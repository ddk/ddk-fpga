==> flow/design.v <==
module  clk_gen(
    input wire        clk_i,
    input wire        rst_i,
    output reg        ack_o,
    input wire [7:0]  dat_i,
    input wire [3:0]  adr_i,
    output reg [7:0]  dat_o,
    input wire        stb_i,
    input wire        we_i,
    output wire       clk_posedge,
    output wire       clk_out);
reg          en;
reg          div_clk;
reg [7:0]    div;
reg [7:0]    periods;
assign clk_out = div_clk && en;
assign clk_posedge = (periods == 8'd0) && div_clk && en;
always @ (posedge clk_i)
begin
  if(rst_i)
  begin
    div <= 8'd0;
    en <= 1'b0;
    div_clk <= 1'b0;
    periods <= 8'd0;
    dat_o <= 8'd0;
  end
  else
  begin
    en <= en;
    div <= div;
    periods <= (periods + 1);
    div_clk <= div_clk;
    ack_o <= 1'b0;
    dat_o <= 8'd0;
    if(periods == div)
    begin
      periods <= 8'd0;
      div_clk <= ~div_clk;
    end
    if(stb_i)
    begin
      case(adr_i)
        4'h0:
        begin
          if(we_i)  
          begin
            en <= dat_i[0];
            ack_o <= 1'b1;
          end
          else  
          begin
            dat_o[0] <= en;
            ack_o <= 1'b1;
          end
        end
        4'h1:
        begin
          if(we_i)  
          begin
            div <= dat_i;
            periods <= 8'd0;
            ack_o <= 1'b1;
          end
          else  
          begin
            dat_o <= div;
            ack_o <= 1'b1;
          end
        end
      endcase
    end
  end
end
endmodule
== Step by step through the tools: clk_gen ==
What the tools print for clk_gen, step after step.
Lines are those of the file above, counted from 1.
Operators: Yosys type, input widths -> output width; for muxes data width and select width s.
Library cell names are shortened.
A cell with -- has no value.
Design
  design top: clk_gen
  clock: clk_i
  standard-cell library: sky130hd
  timing corner: tt_025C_1v80

== Word-level counts ==
Yosys after proc, flatten, opt, wreduce and memory -nomap, before mapping. Enables and synchronous resets that opt folds into registers are not counted as muxes. Memory bits, and registers merged into a memory's read port (data or address), are not among the register bits. Print and check cells are not counted. Equal cells are merged and count once.
Word-level totals
  input port bits: 16
  word-level cells: 31
  word width x clocked read ports: 0
  RAM bits: 0
  ROM bits: 0
  register bits after elaboration: 27
  output and inout port bits: 11
  memories: 0
  latch bits: 0
Cells by class
  equality and inequality tests: 2
  shift operators: 0
  bitwise logic cells: 3
  order comparisons: 0
  add/subtract/negate cells: 1
  reductions and logical operators: 10
  divide/modulo/power cells: 0
  mux-type cells: 8
  multiply operators: 0
Operator list (number)
  $mux 8: 4
  $add 8x1->8 const B: 1
  $eq 8x8->1: 1
  $logic_not 8->1: 1
  $reduce_and 3->1: 2
  $reduce_or 2->1: 2
  $eq 4x1->1 const B: 1
  $logic_not 4->1: 1
  $reduce_or 4->1: 1
  $logic_and 1x1->1: 3
  $not 1->1: 3
  $mux 1: 3
  $pmux 1 s2: 1

== Depth ==
Depth = most cells in a row (Yosys ltp): at word level without a register or memory, in the mapped netlist without a sequential cell, where the memories' decode and read muxes count.
Logic depth
  depth after elaboration: 5
  ABC_AREA: 0
  mapped depth: 5
  gate-level depth less buffers: 5

== Netlist ==
Yosys stat after the flow's synthesis: flattened, memories mapped to cells. It holds for the ABC_AREA given above (unset counts as 0); a run with the other value may have another netlist.
Mapped netlist
  cell area after synthesis: 1103.6 um^2
  flip-flop cells: 27
  cell count: 109
  buffer cells: 2
  sequential part of the area: 550.5 um^2
Cell types
  dfxtp_1: number 26, total area 520.499 um^2
  mux2i_1: number 10, total area 100.096 um^2
  nor2_1: number 21, total area 78.826 um^2
  xnor2_1: number 9, total area 78.826 um^2
  and2_1: number 8, total area 50.048 um^2
  xor2_1: number 5, total area 43.792 um^2
  edfxtp_1: number 1, total area 30.029 um^2
  ha_1: number 2, total area 25.024 um^2
  nand3_1: number 5, total area 25.024 um^2
  nor4b_4: number 1, total area 23.773 um^2
  and3_1: number 3, total area 18.768 um^2
  inv_1: number 4, total area 15.014 um^2
  nand4_1: number 2, total area 12.512 um^2
  buf_6: number 1, total area 11.261 um^2
  mux2_2: number 1, total area 11.261 um^2
  nor4b_1: number 1, total area 8.758 um^2
  and3_2: number 1, total area 7.507 um^2
  nand2_1: number 2, total area 7.507 um^2
Not listed: further types 6, cells in them 6.

== Path before layout ==
Source: OpenSTA report_checks on the synthesized netlist (no wires, ideal clock, input and output delay 20% of the period each), path of least setup slack; recovery checks are left aside. Register names are those of the netlist, which keeps one name where synthesis merged equal registers.
Timing path post-synthesis
  path type: reg2out
  from: register periods[0]
  to: output port clk_posedge
  path delay: 1163 ps
  path buffers: 0
  period: 1520 ps
  data required time: 1216 ps
  output delay: 304 ps
  stages: 6
  launch time at the first pin: 0 ps
  arrival time: 1163 ps
  setup slack: 53 ps
  synthesis period reached: 1467 ps
"path delay" is the arrival time less input delay plus setup time.
A path that ends at an output port has no setup time.
"stages": output pins that drive a net of the path, with the launching flip-flop's if there is one; two outputs of one cell count as two.
"synthesis period reached" is the clock period less the worst setup slack; recovery checks do not enter. This is arithmetic on one report: input and output delays are still those of the set period (20% each).
The rows between start and end are the longest chain of elaborated cells between them; the timing report does not say that the signal goes this way. Where chains are equally long, one stands for them.
Each line given opens the expression or statement behind the cell; cells for indexed reads and writes are added by Yosys, which also makes memories of some case tables.
At most two assigning lines are given for a register; there are more.
Between the ends, post-synthesis
  cell sequence: dfxtp_1 inv_1 ha_1 nor4b_1 nand2_1 nor4_1
  length of the longest elaborated chain: 3
  elaborated cells between the ends (all ways): 3
  source lines of those cells: 1
  those cells by class: reduce/logical (3)
RTL lines, path post-synthesis
  from (decl): RTL line 15  | reg [7:0]    periods;
  from (assign): RTL line 25  | periods <= 8'd0;
  from (assign): RTL line 32  | periods <= (periods + 1);
  $logic_not 8->1: RTL line 17  | assign clk_posedge = (periods == 8'd0) && div_clk && en;
  $logic_and 1x1->1 x2: RTL line 17
  to (decl): RTL line 10  | output wire       clk_posedge,

== Timing after layout ==
Path of least setup slack in the final report of entry A (OpenROAD, finished layout, wires in). Where an end is a register, its clock arrival counts in the times.
The path's times are printed in steps of 10 ps; the period is the one set.
Timing path post-layout
  path type: reg2out
  from: register periods[1]
  to: output port clk_posedge
  arrival time: 1380 ps
  output delay: 470 ps
  period: 2360 ps
  stages: 7
  setup slack: 510 ps
  path buffers: 1
  launch time at the first pin: 270 ps
  data required time: 1890 ps
The rows between start and end are the longest chain of elaborated cells between them; the timing report does not say that the signal goes this way. Where chains are equally long, one stands for them.
At most two assigning lines are given for a register; there are more.
Between the ends, post-layout
  cell sequence: dfxtp_2 inv_1 ha_1 nor4b_2 nand2_1 nor4_2 buf_2
  length of the longest elaborated chain: 3
  elaborated cells between the ends (all ways): 3
  source lines of those cells: 1
  those cells by class: reduce/logical (3)
RTL lines, path post-layout
  from (decl): RTL line 15  | reg [7:0]    periods;
  from (assign): RTL line 25  | periods <= 8'd0;
  from (assign): RTL line 32  | periods <= (periods + 1);
  $logic_not 8->1: RTL line 17  | assign clk_posedge = (periods == 8'd0) && div_clk && en;
  $logic_and 1x1->1 x2: RTL line 17
  to (decl): RTL line 10  | output wire       clk_posedge,

Subject: flow runs of clk_gen

Hi,

Below are 2 stored runs of the flow (Yosys, OpenROAD; platform sky130hd) on clk_gen, each with its settings and what was measured, unordered. Constraints: input delay and output delay 20% of the set period each, output load 0.01 pF.
"achieved clock period" = clock period - worst setup slack. The figure is calculated, with input and output delays left at 20% of the set period.
"worst setup path time" is the time allowed to the run's worst setup path (the clock period less input and output delay, where it has them) less its slack. Clock arrival times count: a late capture clock shortens it, a late launch clock lengthens it.
By "power" is meant OpenSTA's value without simulated activity: inputs other than the clock are taken to toggle once in ten clock periods, and the tool carries that through the logic.
"worst setup path time" is known to 10 ps.
[entry A] settings: period_ns=2.36, CORE_UTILIZATION=39, SETUP_SLACK_MARGIN=0.54, PLACE_DENSITY_LB_ADDON=0.04, CORE_ASPECT_RATIO=1.98, ABC_AREA=0, SLEW_MARGIN=25, MAX_ROUTING_LAYER=met4, CAP_MARGIN=20, CORE_MARGIN=2
[entry A] result: chip area after synthesis (Yosys) 1103.6 um^2, die area 3296.3 um^2, standard-cell area of the final layout 1473.9 um^2, utilization 0.539, worst setup slack after layout 509 ps, total negative slack 0 ps, worst hold slack 508 ps, power 0.0007875 W, achieved clock period 1851 ps, worst setup path time 1380 ps, worst setup path kind reg2out
[entry B] settings: period_ns=0.881, CORE_UTILIZATION=59, SETUP_SLACK_MARGIN=-0.04, HOLD_SLACK_MARGIN=0.1, CELL_PAD_IN_SITES_GLOBAL_PLACEMENT=3, ABC_AREA=0, GPL_TIMING_DRIVEN=0, CAP_MARGIN=15, CORE_MARGIN=2, SLEW_MARGIN=20
[entry B] result: did not finish, placement stopped with GPL-0301

Regards
