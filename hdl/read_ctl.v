==> flow/design.v <==
module  read_ctl(
    input wire        clk_i,
    input wire        rst_i,
    input wire        ack_i,
    input wire [7:0]  dat_i,
    input wire [7:0]  adr_o,
    input wire        stb_o,
    input wire        we_o,
    output reg        valid,
    output reg        read_ack,
    output reg [7:0]  read_adr,
    output reg [7:0]  read_dat);
  reg [7:0] adr;
  reg read;
  always@(posedge clk_i)
  begin
    if(rst_i)
    begin
      valid <= 1'b0;
      read <= 1'b0;
    end  
    else
    begin
      read <= 1'b0;
      valid <= 1'b0;
      adr <= adr_o;  
      if(!we_o && stb_o)
        read <= 1'b1;
      if(read)
      begin
        valid <= 1'b1;
        read_dat <= dat_i;
        read_ack <= ack_i;
        read_adr <= adr;
      end
    end  
  end
endmodule
## From RTL to reports: read_ctl

What the tools print for read_ctl, step after step.
Lines are those of the file above, counted from 1.
Library cell names are shortened.
A cell with -- has no value.

- Top: read_ctl
- Clock input: clk_i
- Standard-cell library: sky130hd
- Corner: tt_025C_1v80

## After elaboration

Source: Yosys, flattened and elaborated, memories not mapped. Widths are those after wreduce. Registers that Yosys merges into a memory's read port (data or address) are not register bits. Print and check cells do not count. Equal cells are merged and count once.

- Register bits after elaboration: 27
- Cells after elaboration: 12
- Output and inout bits: 18
- Input port bits: 21

- Multiplexer cells: 2
- Reduce/logical cells: 3
- Bitwise operators: 1

Operators by type and width:

| cell | number |
|---|---|
| 2-bit AND reduction | 1 |
| 1-bit 2-to-1 mux | 2 |
| 1-bit logical AND | 1 |
| 1-bit inverter | 1 |
| 1-bit zero test | 1 |

## Logic depth

Longest topological path by Yosys (ltp), each cell counted once; first at word level (registers and memories cut), then after technology mapping (sequential cells cut; the memories' decode and read muxes count).

- Depth after elaboration: 3
- ABC_AREA: 0
- Gate-level depth with buffers: 1
- Mapped depth without buffers: 1

## Synthesis result

Source: synth_stat.txt of the flow (Yosys; design flattened, memories mapped). It holds for the ABC_AREA given above (unset counts as 0); a run with the other value may have another netlist.

- Area of sequential cells: 790.8 µm²
- Chip area (Yosys): 819.5 µm²
- Buffer cells: 0
- Flip-flops: 27
- Mapped cells: 31

Cells by type:

| type | number |
|---|---|
| edfxtp_1 | 25 |
| dfxtp_1 | 2 |
| nor2b_1 | 2 |
| nor3b_2 | 1 |
| inv_1 | 1 |

## Path before layout

Source: OpenSTA report_checks on the synthesized netlist (no wires, ideal clock, input and output delay 20% of the period each), path of least setup slack; recovery checks are left aside. Register names are those of the netlist, which keeps one name where synthesis merged equal registers.

- Path kind: input -> register
- Start point: input rst_i
- End point: register read_ack
- Slack: 0.104 ns
- Path delay: 1.185 ns
- Library setup time: 0.393 ns
- Clock period: 1.61 ns
- Stages: 1
- Data arrival time: 1.114 ns
- Period reached after synthesis: 1.506 ns

"path delay" is the arrival time less input delay plus setup time.
"stages": output pins that drive a net of the path, with the launching flip-flop's if there is one; two outputs of one cell count as two.
"period reached after synthesis" is the clock period less the worst setup slack; recovery checks do not enter. This is arithmetic on one report: input and output delays are still those of the set period (20% each).
The rows between start and end are the longest chain of elaborated cells between them; the timing report does not say that the signal goes this way. Where chains are equally long, one stands for them.
Each line given opens the expression or statement behind the cell; cells for indexed reads and writes are added by Yosys, which also makes memories of some case tables.

- Cell sequence: nor2b_1
- Cells in the longest elaborated chain: 2

RTL lines, path after synthesis:

| element | line | RTL |
|---|---|---|
| from (decl) | 3 | `input wire        rst_i,` |
| 1-bit inverter | -- |  |
| 2-bit AND reduction | -- |  |
| to (assign) | 33 | `read_ack <= ack_i;` |
| to (decl) | 10 | `output reg        read_ack,` |

## Timing after layout

Path of least setup slack in the final report of run B (OpenROAD, finished layout, wires in). Where an end is a register, its clock arrival counts in the times.

- Path kind: register -> output
- Start point: register read_adr[6]
- End point: output read_adr[6]
- Data arrival time: 0.98 ns
- Stages: 2
- Clock period: 1.19 ns
- Slack: -0.03 ns
- Output delay: 0.24 ns

- Cell sequence: edfxtp_1 dlygate4sd2_1
- Cells in the longest elaborated chain: 0

RTL lines, path after layout:

| element | line | RTL |
|---|---|---|
| from (decl) | 11 | `output reg [7:0]  read_adr,` |
| from (assign) | 34 | `read_adr <= adr;` |
| to (decl) | 11 |  |

# Flow runs of read_ctl

2 stored runs of read_ctl in the flow (synthesis by Yosys, layout by OpenROAD, sky130hd cells), in arbitrary order. Constraints: input delay and output delay 20% of the set period each, output load 0.01 pF.

### Run A

==> flow/run.sh <==
#!/bin/bash
# the make line also repeats the synthesis and layout settings of config.mk as NAME=value (left out here)
make -C /OpenROAD-flow-scripts/flow DESIGN_CONFIG=/design/flow/config.mk WORK_HOME=/design/flow/orfs CLKGATE_MAP_FILE= finish
==> flow/config.mk <==
export PLATFORM = sky130hd
export DESIGN_NAME = read_ctl
export DESIGN_NICKNAME = read_ctl
export VERILOG_FILES = /design/flow/design.v
export SDC_FILE = /design/flow/constraint.sdc
export NUM_CORES = 4
export LEC_CHECK = 0
export ABC_AREA = 0
export CAP_MARGIN = 20
export CORE_MARGIN = 3
export CORE_UTILIZATION = 59
export GPL_ROUTABILITY_DRIVEN = 1
export GPL_TIMING_DRIVEN = 1
export PLACE_DENSITY_LB_ADDON = 0.03
export SLEW_MARGIN = 20
==> flow/constraint.sdc <==
create_clock -name core_clock -period 1.8 [get_ports {clk_i}]
set_input_delay 0.3600 -clock core_clock [delete_from_list [all_inputs] [get_ports {clk_i}]]
set_output_delay 0.3600 -clock core_clock [all_outputs]
set_load 0.01 [all_outputs]

Outcome of run A: no final report: placement broke off with DPL-0038

### Run B

==> flow/run.sh <==
#!/bin/bash
# the make line also repeats the synthesis and layout settings of config.mk as NAME=value (left out here)
make -C /OpenROAD-flow-scripts/flow DESIGN_CONFIG=/design/flow/config.mk WORK_HOME=/design/flow/orfs CLKGATE_MAP_FILE= finish
==> flow/config.mk <==
export PLATFORM = sky130hd
export DESIGN_NAME = read_ctl
export DESIGN_NICKNAME = read_ctl
export VERILOG_FILES = /design/flow/design.v
export SDC_FILE = /design/flow/constraint.sdc
export NUM_CORES = 4
export LEC_CHECK = 0
export CAP_MARGIN = 40
export CELL_PAD_IN_SITES_GLOBAL_PLACEMENT = 2
export CORE_ASPECT_RATIO = 0.55
export CORE_MARGIN = 8
export CORE_UTILIZATION = 47
export CTS_CLUSTER_DIAMETER = 176
export HOLD_SLACK_MARGIN = 0.18
export MAX_ROUTING_LAYER = met5
export PLACE_DENSITY = 0.82
export SETUP_SLACK_MARGIN = -0.09
export SLEW_MARGIN = 5
==> flow/constraint.sdc <==
create_clock -name core_clock -period 1.19 [get_ports {clk_i}]
set_input_delay 0.2380 -clock core_clock [delete_from_list [all_inputs] [get_ports {clk_i}]]
set_output_delay 0.2380 -clock core_clock [all_outputs]
set_load 0.01 [all_outputs]

Results of run B:
- Mapped cell area after synthesis: 819.5 µm²
- Die footprint: 3,396.2 µm²
- Standard-cell area after routing: 1,276.2 µm²
- Utilization after routing: 0.766
- Setup slack of the worst path: -0.031 ns
- Total negative slack: -0.203 ns
